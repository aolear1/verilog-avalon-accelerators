==> flow/design.v <==
module dot(input logic clk, input logic rst_n,
           output logic slave_waitrequest,
           input logic [3:0] slave_address,
           input logic slave_read, output logic [31:0] slave_readdata,
           input logic slave_write, input logic [31:0] slave_writedata,
           input logic master_waitrequest,
           output logic [31:0] master_address,
           output logic master_read, input logic [31:0] master_readdata, input logic master_readdatavalid,
           output logic master_write, output logic [31:0] master_writedata);
    enum {Sload, Scocked1, Sfire1, Scocked2, Sfire2} state;
    logic [31:0] words_used, vec1_data, vec1_addr, vec2_addr;
    logic [31:0] parameters [0:4];
    assign slave_waitrequest = (state != Sload);
    assign master_read = ((state == Scocked1) | (state == Scocked2));
    assign master_write = 0;
    logic [63:0] dataMult;
    assign dataMult = {{32{vec1_data[31]}},vec1_data} * {{32{master_readdata[31]}},master_readdata};
    logic signed [31:0] sum;
    assign slave_readdata = sum;
    always_ff @(posedge clk) begin
        if (!rst_n) begin
            state <= Sload;
        end else begin
            case (state)
                Sload: begin
                    if (slave_write) begin
                        case(slave_address)
                            4'd0: begin
                                words_used <= 1;
                                vec2_addr <= parameters[2];
                                vec1_addr <= parameters[1];
                                master_address <= parameters[1];
                                sum <= 0;
                                state <= Scocked1;
                            end
                            4'd2, 4'd3, 4'd5: begin
                                parameters[slave_address-1] <= slave_writedata;
                            end
                        endcase
                    end else begin
                        state <= Sload;
                    end
                end
                Scocked1: begin
                    if(!master_waitrequest) begin
                        state <= Sfire1;
                    end else begin
                        state <= Scocked1;
                    end
                end
                Sfire1: begin
                    if(master_readdatavalid) begin
                        vec1_data <= master_readdata;
                        master_address <= vec2_addr;
                        state <= Scocked2;
                    end else begin
                        state <= Sfire1;
                    end
                end
                Scocked2: begin
                    if(!master_waitrequest) begin
                        state <= Sfire2;
                    end else begin
                        state <= Scocked2;
                    end
                end
                Sfire2: begin
                    if(master_readdatavalid) begin
                        sum <= sum + dataMult[47:16];
                        if (words_used == parameters[4]) begin
                            state <= Sload;
                        end else begin
                            words_used <= words_used + 1;
                            vec2_addr <= vec2_addr + 4;
                            vec1_addr <= vec1_addr + 4;
                            master_address <= vec1_addr + 4;
                            state <= Scocked1;
                        end
                    end else begin
                        state <= Sfire2;
                    end
                end
            endcase
        end
    end
endmodule: dot
---- Tool chain data of dot ----
Tool output for the design above, in the order of the flow.
Lines are those of the file above, counted from 1.
Operators carry their Yosys type and port widths (W data, S select, Z words).
Library cell names are shortened.
The mark n/a stands for no value.
set-up
  design top .............................. dot
  clock port .............................. clk
  standard-cell library ................... sky130hd
  timing corner ........................... tt_025C_1v80

---- After elaboration ----
Counts by Yosys on the flattened word-level netlist (proc, flatten, opt, wreduce; memories kept). Register bits leave out memories and registers merged into their read ports (data or address). Print and check cells are left out. Cells with the same type and inputs are merged into one.
Yosys's memory passes give these memory sizes; they may raise the number of words (mostly to a power of two), join words into wider ones and drop unused or constant bits.
word-level totals
  register bits ........................... 224
  latch bits .............................. 0
  word width x clocked read ports ......... 0
  RAM bits ................................ 160
  elaborated cells ........................ 81
  memories kept ........................... 1
  output and inout port bits .............. 99
  bits in read-only memories .............. 0
memories
  memory      depth  bits a word  rd ports  write ports  RTL line  source
  parameters  5      32           3         1            12        logic [31:0] parameters [0:4];
cells by class
  magnitude comparators ................... 0
  equality and inequality tests ........... 14
  shifts and indexed selects .............. 0
  bitwise operators ....................... 1
  div/mod/pow operators ................... 0
  multiplexer cells ....................... 40
  $mul .................................... 1
  reduce/logical cells .................... 12
  $add $sub $neg .......................... 5
operators by type and width
  kind                     count
  $mul A32 B32 Y48         1
  $mux W32                 21
  $pmux W32 S2             4
  $pmux W32 S5             1
  $pmux W32 S3             1
  $eq A32 B2 Y1 const B    2
  $add A32 B3 Y32 const B  2
  $add A32 B1 Y32 const B  1
  $eq A32 B1 Y1 const B    1
  $eq A32 B3 Y1 const B    1
  $add A32 B32 Y32         1
  $eq A32 B32 Y1           1
  $logic_not A32 Y1        1
  $reduce_bool A32 Y1      1
  $mux W3                  6
  $ne A2 B2 Y1 const B     5
  $eq A4 B2 Y1 const B     2
  $reduce_and A7 Y1        1
  $reduce_and A6 Y1        1
  $mux W1                  6
  $reduce_and A5 Y1        1
  $reduce_bool A5 Y1       1
  $eq A4 B3 Y1 const B     1
  $logic_not A4 Y1         1
  $sub A3 B1 Y3 const B    1
  $ne A3 B3 Y1 const B     1
  $reduce_and A3 Y1        1
  $reduce_bool A3 Y1       1
Not listed: further kinds 5, cells in them 5.

---- Depth ----
Yosys ltp: most cells in a row. Word level: on the elaborated netlist, between registers, memories and ports. Mapped: between sequential cells and ports; inverters and the memories' decode and read muxes count.
logic depth
  word-level depth ........................ 6
  ABC_AREA ................................ 0
  gate-level depth with buffers ........... 40
  depth with buffers taken out ............ 39

---- After synthesis ----
The flow's flattened synthesis, as Yosys stat reports it; memories are mapped. The netlist is that of the ABC_AREA named above (0 if unset); the other value can give another one.
Totals and module areas in this step are rounded.
cell types
  cell type  count  total area (µm²)
  fa_1       839    1.68E+04
  edfxtp_1   288    8.65E+03
  inv_1      825    3,096.72
  and2_1     494    3.09E+03
  ha_1       206    2.58E+03
  nand2_1    521    1.96E+03
  xor2_1     108    945.907
  xnor2_1    94     823.29
  clkbuf_1   189    709.43
  nor2_1     130    487.968
  a21o_1     47     352.838
  o21ai_0    67     335.322
  a21oi_1    64     320.307
  a221o_1    26     260.25
  buf_4      33     247.738
  nand3_1    42     210.202
  and3_1     25     156.4
  nand4_1    24     150.144
Not listed: further types 50, cells in them 174.
synthesis totals
  buffer cells ............................ 229
  flip-flop cells ......................... 291
  cells in the netlist .................... 4,196
  cell area after synthesis ............... 42,500 µm²

---- Path before layout ----
OpenSTA on the mapped netlist: ideal clock, no wires. The path of least setup slack (recovery checks aside). Input and output delay are each 20% of the period. Register names are those of the netlist, which keeps one name where synthesis merged equal registers.
path post-synthesis
  path type ............................... input to register
  start point ............................. input slave_address[0]
  end point ............................... register master_address[0]
  data arrival time ....................... 10,913 ps
  slack ................................... 912 ps
  driving pins on the path ................ 7
  data required time ...................... 11,825 ps
  path delay .............................. 8,848 ps
  period .................................. 12,200 ps
  input delay ............................. 2,440 ps
  synthesis period reached ................ 11,288 ps
"path delay" = arrival - input delay + setup time.
"driving pins on the path": output pins that drive a net of the path, with the launching flip-flop's if there is one; two outputs of one cell count as two.
"synthesis period reached" is the clock period less the worst setup slack; recovery checks do not enter. This is arithmetic on one report: input and output delays are still those of the set period (20% each).
Between the ends stands the longest chain of elaborated cells between them, by number of cells; it is not shown to be the way that was timed. Of several equally long chains one is given.
A line is the first line of the expression or statement that the cell stems from. Yosys adds cells for indexed reads and writes and turns some case tables into memories.
A register here has more assigning lines than the two given.
Only ways into the end's enable, where the timed path ends, are counted here.
between the ends, post-synthesis
  cells stage by stage .................... inv_1 ha_1 nand3b_1 nor2_1 a21oi_1 a211oi_1 or2_2
  length of the longest elaborated chain .. 3
RTL lines, path post-synthesis
  what               RTL line  source
  from (decl)        3         input logic [3:0] slave_address,
  $logic_not A4 Y1   27        case(slave_address)
  $ne A2 B2 Y1       n/a
  $reduce_and A7 Y1  n/a
  to (assign)        32        master_address <= parameters[1];
  to (assign)        54        master_address <= vec2_addr;
  to (decl)          7         output logic [31:0] master_address,

---- Worst path after layout ----
Path of least setup slack in the final report of run 1 (OpenROAD, finished layout, wires in). Where an end is a register, its clock arrival counts in the times.
The path's times are printed in steps of 10 ps; the period is the one set.
path post-layout
  path type ............................... input to register
  start point ............................. input master_readdata[4]
  end point ............................... register sum[30]
  data arrival time ....................... 15,020 ps
  slack ................................... 3,980 ps
  driving pins on the path ................ 36
  period .................................. 18,700 ps
  input delay ............................. 3,740 ps
  data required time ...................... 19,000 ps
Between the ends stands the longest chain of elaborated cells between them, by number of cells; it is not shown to be the way that was timed. Of several equally long chains one is given.
between the ends, post-layout
  cells stage by stage .................... clkdlybuf4s50_1 clkbuf_1 nand2_1 fa_1 fa_1 fa_1 fa_1 fa_1 inv_1 ha_1 inv_1 fa_1 fa_1 inv_1 ha_1 nand2_1 and3_1 o31a_1 a21oi_2 a21boi_0 a21oi_1 nor2b_1 o21ai_0 a222oi_1 ha_1 o21ai_0 nor2_1 o41ai_1 o21a_1 nor3_1 o31ai_2 o31ai_1 o211ai_1 o21ai_1 xnor2_1 nor2_1
  length of the longest elaborated chain .. 4
RTL lines, path post-layout
  what              RTL line  source
  from (decl)       8         output logic master_read, input logic [31:0] master_readdata, input logic master_readdatavalid,
  $mul A32 B32 Y48  17        assign dataMult = {{32{vec1_data[31]}},vec1_data} * {{32{master_readdata[31]}},master_readdata};
  $add A32 B32 Y32  69        sum <= sum + dataMult[47:16];
  $mux W32          68        if(master_readdatavalid) begin
  $pmux W32 S2      24        case (state)
  to (assign)       33        sum <= 0;
  to (assign)       69
  to (decl)         18        logic signed [31:0] sum;

dot through Yosys and OpenROAD on sky130hd: 2 stored runs, unordered, with their settings and measured results. The constraints put input and output delay at 20% of the set period each and load the outputs with 0.01 pF.
By "clock period achieved" is meant the clock period of the run minus its worst setup slack. This is arithmetic on one report: input and output delays are still those of the set period (20% each).
"critical path time" means the part of the period allowed to the worst setup path (the constraints hold back 20% at inputs and 20% at outputs) less its slack; where the path has registers, the arrival times of their clocks count too.
"critical path time" is given in steps of 10 ps.
Values from the reports are rounded here.

======== run 1 ========
==> flow/run.sh <==
#!/bin/bash
# the make line also repeats the synthesis and layout settings of config.mk as NAME=value (left out here)
make -C /OpenROAD-flow-scripts/flow DESIGN_CONFIG=/design/flow/config.mk WORK_HOME=/design/flow/orfs CLKGATE_MAP_FILE= finish
==> flow/config.mk <==
export PLATFORM = sky130hd
export DESIGN_NAME = dot
export DESIGN_NICKNAME = dot
export VERILOG_FILES = /design/flow/design.v
export SDC_FILE = /design/flow/constraint.sdc
export NUM_CORES = 4
export LEC_CHECK = 0
export ABC_AREA = 0
export CAP_MARGIN = 20
export CORE_ASPECT_RATIO = 0.89
export CORE_MARGIN = 2
export CORE_UTILIZATION = 17
export CTS_CLUSTER_DIAMETER = 68
export GPL_ROUTABILITY_DRIVEN = 1
export GPL_TIMING_DRIVEN = 0
export MAX_ROUTING_LAYER = met5
export MIN_ROUTING_LAYER = met1
export PLACE_DENSITY = 0.63
export SETUP_SLACK_MARGIN = 1.58
export SLEW_MARGIN = 35
export TNS_END_PERCENT = 60
==> flow/constraint.sdc <==
create_clock -name core_clock -period 18.7 [get_ports {clk}]
set_input_delay 3.7400 -clock core_clock [delete_from_list [all_inputs] [get_ports {clk}]]
set_output_delay 3.7400 -clock core_clock [all_outputs]
set_load 0.01 [all_outputs]

-------- measured, run 1 --------
  post-synthesis cell area ................ 42,500 µm²
  total die area .......................... 254,000 µm²
  standard-cell area after routing ........ 49,700 µm²
  utilization of the finished layout ...... 20.0%
  setup slack of the worst path ........... 3,980 ps
  total negative setup slack .............. 0 ps
  worst hold slack in the final report .... 499 ps
  clock period achieved ................... 14,715 ps
  critical path time ...................... 10,980 ps
  kind of the worst setup path ............ input to register

======== run 2 ========
==> flow/run.sh <==
#!/bin/bash
# the make line also repeats the synthesis and layout settings of config.mk as NAME=value (left out here)
make -C /OpenROAD-flow-scripts/flow DESIGN_CONFIG=/design/flow/config.mk WORK_HOME=/design/flow/orfs CLKGATE_MAP_FILE= finish
==> flow/config.mk <==
export PLATFORM = sky130hd
export DESIGN_NAME = dot
export DESIGN_NICKNAME = dot
export VERILOG_FILES = /design/flow/design.v
export SDC_FILE = /design/flow/constraint.sdc
export NUM_CORES = 4
export LEC_CHECK = 0
export CAP_MARGIN = 20
export CORE_MARGIN = 2
export CORE_UTILIZATION = 40
export SLEW_MARGIN = 20
==> flow/constraint.sdc <==
create_clock -name core_clock -period 10.4 [get_ports {clk}]
set_input_delay 2.0800 -clock core_clock [delete_from_list [all_inputs] [get_ports {clk}]]
set_output_delay 2.0800 -clock core_clock [all_outputs]
set_load 0.01 [all_outputs]

-------- measured, run 2 --------
  post-synthesis cell area ................ 42,500 µm²
  total die area .......................... 109,000 µm²
  standard-cell area after routing ........ 50,400 µm²
  utilization of the finished layout ...... 47.9%
  setup slack of the worst path ........... 70 ps
  total negative setup slack .............. 0 ps
  worst hold slack in the final report .... 518 ps
  clock period achieved ................... 10,330 ps
  critical path time ...................... 8,250 ps
  kind of the worst setup path ............ input to register
