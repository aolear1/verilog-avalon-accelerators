==> flow/design.v <==
module dotopt(input logic clk, input logic rst_n,
           output logic slave_waitrequest,
           input logic [3:0] slave_address,
           input logic slave_read, output logic [31:0] slave_readdata,
           input logic slave_write, input logic [31:0] slave_writedata,
           input logic master_waitrequest,
           output logic [31:0] master_address,
           output logic master_read, input logic [31:0] master_readdata, input logic master_readdatavalid,
           output logic master_write, output logic [31:0] master_writedata,
           input logic master2_waitrequest,
           output logic [31:0] master2_address,
           output logic master2_read, input logic [31:0] master2_readdata, input logic master2_readdatavalid,
           output logic master2_write, output logic [31:0] master2_writedata);
    enum { Sload, Srequestread, Sread } state1, state2;
    logic [31:0] parameters [2:5];
    logic [31:0] sdram_addr, sram_addr, words_remaining, sram_data, sdram_data;
    logic [63:0] multiplied;
    assign master_read = state1 == Srequestread;
    assign master_write = 0;
    assign master_writedata = 0;
    assign sdram_data = master_readdata;
    assign master2_read = state2 == Srequestread;
    assign master2_write = 0;
    assign master2_writedata = 0;
    assign slave_waitrequest = state1 != Sload;
    assign multiplied = {{32{sram_data[31]}},sram_data} * {{32{sdram_data[31]}},sdram_data};
    logic signed [31:0] sum;
    assign slave_readdata = sum;
    always_ff @(posedge clk) begin
        if (!rst_n) begin
            state1 <= Sload;
        end else begin
            case(state1)
                Sload: begin
                    if (slave_write) begin
                        case(slave_address)
                            0: begin
                                state1 <= Srequestread;
                                master_address <= parameters[2];
                                master2_address <= parameters[3];
                                words_remaining <= parameters[5];
                                sum <= 0;
                            end
                            2, 3, 5: begin
                                parameters[slave_address] <= slave_writedata;
                            end
                        endcase
                    end
                end
                Srequestread: begin
                    if (!master_waitrequest) begin
                        state1 <= Sread;
                    end
                end
                Sread: begin
                    if (master_readdatavalid) begin
                        sum <= sum + multiplied[47:16];
                        master_address <= master_address + 4;
                        master2_address <= master2_address + 4;
                        words_remaining <= words_remaining - 1;
                        if (words_remaining == 1) begin
                            state1 <= Sload;
                        end else begin
                            state1 <= Srequestread;
                        end
                    end
                end
            endcase
        end
    end
    always_ff @(posedge clk) begin
        if (!rst_n) begin
            state2 <= Sload;
        end else begin
            case(state2)
                Sload: begin
                    if ((state1 == Sread && master_readdatavalid && words_remaining != 1) ||
                        (state1 == Sload && slave_write && slave_address == 0))
                    begin
                            state2 <= Srequestread;
                    end
                end
                Srequestread: begin
                    if (!master2_waitrequest) begin
                        state2 <= Sread;
                    end
                end
                Sread: begin
                    if (master2_readdatavalid) begin
                        state2 <= Sload;
                        sram_data <= master2_readdata;
                    end
                end
            endcase
        end
    end
endmodule: dotopt
Reports on dotopt. The steps from the RTL of dotopt to its reports follow in flow order. Lines are those of the file above, counted from 1. Cell names lack the library's common part. A cell with - has no value.

Top: dotopt. Clock input: clk. Library: sky130hd. Corner: tt_025C_1v80.

Word-level counts. Source: Yosys, flattened and elaborated, memories not mapped. Widths are those after wreduce. Registers that Yosys merges into a memory's read port (data or address) are not register bits. Print and check cells do not count. Equal cells are merged and count once. Yosys's memory passes give these memory sizes; they may raise the number of words (mostly to a power of two), join words into wider ones and drop unused or constant bits.

For bits in registers the number is 224. For bits in writable memories the number is 128. The entry for memories kept reads 1. Bits of input ports: 108. For output and inout port bits the number is 165. Cells after elaboration: 84.

For add/sub/neg operators the number is 4. $mul: 1. Under equality and inequality tests stands 16. For mux-type cells the number is 38. The entry for reductions and logical operators reads 17.

Memories: parameters (words 4, bits a word 32, RTL line 15) `logic [31:0] parameters [2:5];`.

Operators with widths (count): 32-bit by 32-bit multiplier with 48-bit output (1); 32-bit two-way mux (23); 32-bit case mux with 2-bit select (4); 32-bit case mux with 3-bit select (2); 32-bit by 1-bit equality test with 1-bit output (second input constant) (3); 32-bit by 2-bit equality test with 1-bit output (second input constant) (2); 32-bit by 3-bit adder with 32-bit output (second input constant) (2); 32-bit zero test (2); 32-bit by 1-bit subtractor with 32-bit output (second input constant) (1); 32-bit by 1-bit != test with 1-bit output (second input constant) (1); 32-bit adder (1); 32-bit nonzero test (1); 2-bit != test (second input constant) (7); 3-bit two-way mux (4); 5-bit AND reduction (2); 4-bit by 2-bit equality test with 1-bit output (second input constant) (2); 3-bit nonzero test (2); 1-bit two-way mux (5); 1-bit logical AND (4); 4-bit by 3-bit equality test with 1-bit output (second input constant) (1); 4-bit zero test (1); 4-bit AND reduction (1); 3-bit AND reduction (1); 3-bit OR reduction (1); 2-bit nonzero test (1); 1-bit logical OR (1).

Depth. Yosys ltp: most cells in a row. Word level: on the elaborated netlist, between registers, memories and ports. Mapped: between sequential cells and ports; inverters and the memories' decode and read muxes count.

Depth after elaboration: 6. ABC_AREA: 0. For gate-level depth with buffers the number is 37. The entry for gate-level depth less buffers reads 35.

Mapped cells and area. Yosys stat after the flow's synthesis: flattened, memories mapped to cells. It holds for the ABC_AREA given above (unset counts as 0); a run with the other value may have another netlist.

Cell types: fa_1 (count 839, area in all 1.68E+04 um^2); edfxtp_1 (count 256, area in all 7.69E+03 um^2); and2_1 (count 496, area in all 3.1E+03 um^2); inv_1 (count 818, area in all 3.07E+03 um^2); ha_1 (count 202, area in all 2.53E+03 um^2); nand2_1 (count 557, area in all 2.09E+03 um^2); xnor2_1 (count 95, area in all 832.048 um^2); clkbuf_1 (count 197, area in all 739.459 um^2); xor2_1 (count 67, area in all 586.813 um^2); o21ai_0 (count 100, area in all 500.48 um^2); buf_4 (count 66, area in all 495.475 um^2); nor2_1 (count 86, area in all 322.81 um^2); a21oi_1 (count 61, area in all 305.293 um^2); a21o_1 (count 39, area in all 292.781 um^2); nand3_1 (count 44, area in all 220.211 um^2); and3_1 (count 24, area in all 150.144 um^2); nor3_1 (count 29, area in all 145.139 um^2); nand2b_1 (count 17, area in all 106.352 um^2).

Other cell types: 53; their cells: 192.

Under mapped cells stands 4185. The entry for chip area (Yosys) reads 41519.8 um^2. Sequential area: 7787.5 um^2. The figure for flip-flops is 261. For buffers the number is 265.

Worst setup path after synthesis. Source: OpenSTA report_checks on the synthesized netlist (no wires, ideal clock, input and output delay 20% of the period each), path of least setup slack; recovery checks are left aside. Register names are those of the netlist, which keeps one name where synthesis merged equal registers.

Path type: input -> register. Start: in master_readdata[5]. End: reg sum[30]. Clock period: 11.7 ns. The figure for external input delay is 2.340 ns. The figure for library setup time is 0.261 ns. Under launch time at the first pin stands 2.340 ns. For arrival time the number is 10.308 ns. Under data required time stands 11.439 ns. The entry for path slack reads 1.131 ns. The entry for path delay reads 8.229 ns. The figure for stages on the path is 32. Path buffers: 1. For synthesis period reached the number is 10.569 ns.

"path delay" = arrival - input delay + setup time. "stages on the path": output pins that drive a net of the path, with the launching flip-flop's if there is one; two outputs of one cell count as two. "synthesis period reached" = period - worst setup slack (recovery checks aside). The figure is calculated, with input and output delays left at 20% of the set period. Between the ends stands the longest chain of elaborated cells between them, by number of cells; it is not shown to be the way that was timed. Of several equally long chains one is given. A line is the first line of the expression or statement that the cell stems from. Yosys adds cells for indexed reads and writes and turns some case tables into memories.

Cells stage by stage: clkbuf_1 and2_1 fa_1 fa_1 fa_1 inv_1 fa_1 inv_1 fa_1 inv_1 fa_1 inv_1 fa_1 fa_1 ha_1 nand3_1 or4_4 a21o_1 a21oi_1 a21oi_1 o21ai_1 xnor2_1 ha_1 and3_1 nand2_1 nor2_1 and4_1 a2111oi_4 nor3_1 o31a_1 o22ai_1 mux2i_1. Cells in the longest elaborated chain: 4. Elaborated cells on any way between the ends: 4. For source lines of those cells the number is 4. Those cells by class: add/sub (1); mul (1); mux (2).

RTL lines, path after synthesis: from (decl) (RTL line 8) `output logic master_read, input logic [31:0] master_readdata, input logic master_readdatavalid,`; 32-bit by 32-bit multiplier with 48-bit output (RTL line 26) `assign multiplied = {{32{sram_data[31]}},sram_data} * {{32{sdram_data[31]}},sdram_data};`; 32-bit adder (RTL line 57) `sum <= sum + multiplied[47:16];`; 32-bit two-way mux (RTL line 56) `if (master_readdatavalid) begin`; 32-bit case mux with 2-bit select (RTL line 33) `case(state1)`; to (assign) (RTL line 42) `sum <= 0;`; to (assign) (RTL line 57); to (decl) (RTL line 27) `logic signed [31:0] sum;`.

Timing after layout. Path of least setup slack in the final report of flow run A (OpenROAD, finished layout, wires in). Where an end is a register, its clock arrival counts in the times.

Path type: input -> register. Start: in master_readdata[6]. End: reg sum[30]. Clock period: 9.88 ns. The figure for external input delay is 1.98 ns. The figure for library setup time is 0.13 ns. Under launch time at the first pin stands 1.98 ns. For arrival time the number is 10.64 ns. Under data required time stands 10.36 ns. The entry for path slack reads -0.28 ns. The figure for stages on the path is 32. Path buffers: 3.

Between the ends stands the longest chain of elaborated cells between them, by number of cells; it is not shown to be the way that was timed. Of several equally long chains one is given.

Cells stage by stage: buf_12 buf_16 and2_4 fa_1 fa_1 fa_1 inv_2 fa_1 inv_2 fa_1 fa_1 fa_1 fa_1 ha_4 nand2_4 or4_4 buf_6 nand2_4 nor2_1 nor2_1 nor2_1 xnor2_1 ha_2 o21a_1 o21ai_1 nand2_1 a311o_2 a2111oi_4 nor3_2 o31a_1 o22ai_2 mux2i_1. Cells in the longest elaborated chain: 4. Elaborated cells on any way between the ends: 4. For source lines of those cells the number is 4. Those cells by class: add/sub (1); mul (1); mux (2).

RTL lines, path post-layout: from (decl) (RTL line 8) `output logic master_read, input logic [31:0] master_readdata, input logic master_readdatavalid,`; 32-bit by 32-bit multiplier with 48-bit output (RTL line 26) `assign multiplied = {{32{sram_data[31]}},sram_data} * {{32{sdram_data[31]}},sdram_data};`; 32-bit adder (RTL line 57) `sum <= sum + multiplied[47:16];`; 32-bit two-way mux (RTL line 56) `if (master_readdatavalid) begin`; 32-bit case mux with 2-bit select (RTL line 33) `case(state1)`; to (assign) (RTL line 42) `sum <= 0;`; to (assign) (RTL line 57); to (decl) (RTL line 27) `logic signed [31:0] sum;`.

Record of 2 stored runs of the RTL-to-layout flow on dotopt, platform sky130hd. The runs are unordered. Constraints: input delay and output delay 20% of the set period each, output load 0.01 pF. "clock period reached" is the run's clock period less its worst setup slack. It is reckoned from that one timing run; input and output delays stay at 20% of the period that was set. "critical setup path time" = time allowed to the worst setup path (clock period - input delay - output delay, where it has them) - its slack; a late launch clock adds to it, a late capture clock takes from it.

Files of flow run A:
==> flow/run.sh <==
#!/bin/bash
# the make line also repeats the synthesis and layout settings of config.mk as NAME=value (left out here)
make -C /OpenROAD-flow-scripts/flow DESIGN_CONFIG=/design/flow/config.mk WORK_HOME=/design/flow/orfs CLKGATE_MAP_FILE= finish
==> flow/config.mk <==
export PLATFORM = sky130hd
export DESIGN_NAME = dotopt
export DESIGN_NICKNAME = dotopt
export VERILOG_FILES = /design/flow/design.v
export SDC_FILE = /design/flow/constraint.sdc
export NUM_CORES = 4
export LEC_CHECK = 0
export ABC_AREA = 0
export CAP_MARGIN = 25
export CELL_PAD_IN_SITES_DETAIL_PLACEMENT = 0
export CORE_ASPECT_RATIO = 0.63
export CORE_MARGIN = 2
export CORE_UTILIZATION = 23
export CTS_CLUSTER_DIAMETER = 153
export CTS_CLUSTER_SIZE = 43
export GPL_TIMING_DRIVEN = 1
export MAX_ROUTING_LAYER = met4
export MIN_ROUTING_LAYER = met1
export PLACE_DENSITY_LB_ADDON = 0.08
export SETUP_SLACK_MARGIN = 2.13
export SLEW_MARGIN = 20
==> flow/constraint.sdc <==
create_clock -name core_clock -period 9.88 [get_ports {clk}]
set_input_delay 1.9760 -clock core_clock [delete_from_list [all_inputs] [get_ports {clk}]]
set_output_delay 1.9760 -clock core_clock [all_outputs]
set_load 0.01 [all_outputs]

Results of flow run A. The utilization in the final report stands at 0.296. For the sum of negative setup slack the run shows -1.719 ns. The measured critical setup path time is 8.19 ns. Kind of the worst setup path: input -> register. The measured die outline area is 184026.0 um^2. The cell area after synthesis reads 41519.8 um^2. The std-cell area (final layout) reads 52928.3 um^2. The worst setup slack after layout is -0.281 ns. The clock period reached stands at 10.161 ns. The worst hold slack reads 0.514 ns.

Files of flow run B:
==> flow/run.sh <==
#!/bin/bash
# the make line also repeats the synthesis and layout settings of config.mk as NAME=value (left out here)
make -C /OpenROAD-flow-scripts/flow DESIGN_CONFIG=/design/flow/config.mk WORK_HOME=/design/flow/orfs CLKGATE_MAP_FILE= finish
==> flow/config.mk <==
export PLATFORM = sky130hd
export DESIGN_NAME = dotopt
export DESIGN_NICKNAME = dotopt
export VERILOG_FILES = /design/flow/design.v
export SDC_FILE = /design/flow/constraint.sdc
export NUM_CORES = 4
export LEC_CHECK = 0
export ABC_AREA = 0
export CAP_MARGIN = 40
export CORE_ASPECT_RATIO = 1.38
export CORE_MARGIN = 10
export CORE_UTILIZATION = 46
export CTS_CLUSTER_SIZE = 28
export GPL_ROUTABILITY_DRIVEN = 0
export GPL_TIMING_DRIVEN = 0
export PLACE_DENSITY = 0.52
export SETUP_SLACK_MARGIN = -0.49
export SLEW_MARGIN = 20
export TNS_END_PERCENT = 75
==> flow/constraint.sdc <==
create_clock -name core_clock -period 15.5 [get_ports {clk}]
set_input_delay 3.1000 -clock core_clock [delete_from_list [all_inputs] [get_ports {clk}]]
set_output_delay 3.1000 -clock core_clock [all_outputs]
set_load 0.01 [all_outputs]

Results of flow run B. The std-cell area (final layout) reads 47008.8 um^2. The measured die outline area is 102834.0 um^2. The clock period reached stands at 13.267 ns. The worst setup slack after layout is 2.233 ns. The cell area after synthesis reads 41519.8 um^2. The worst hold slack reads 0.497 ns. The utilization in the final report stands at 0.525. For the sum of negative setup slack the run shows 0.000 ns. The measured critical setup path time is 10.17 ns. Kind of the worst setup path: input -> register.
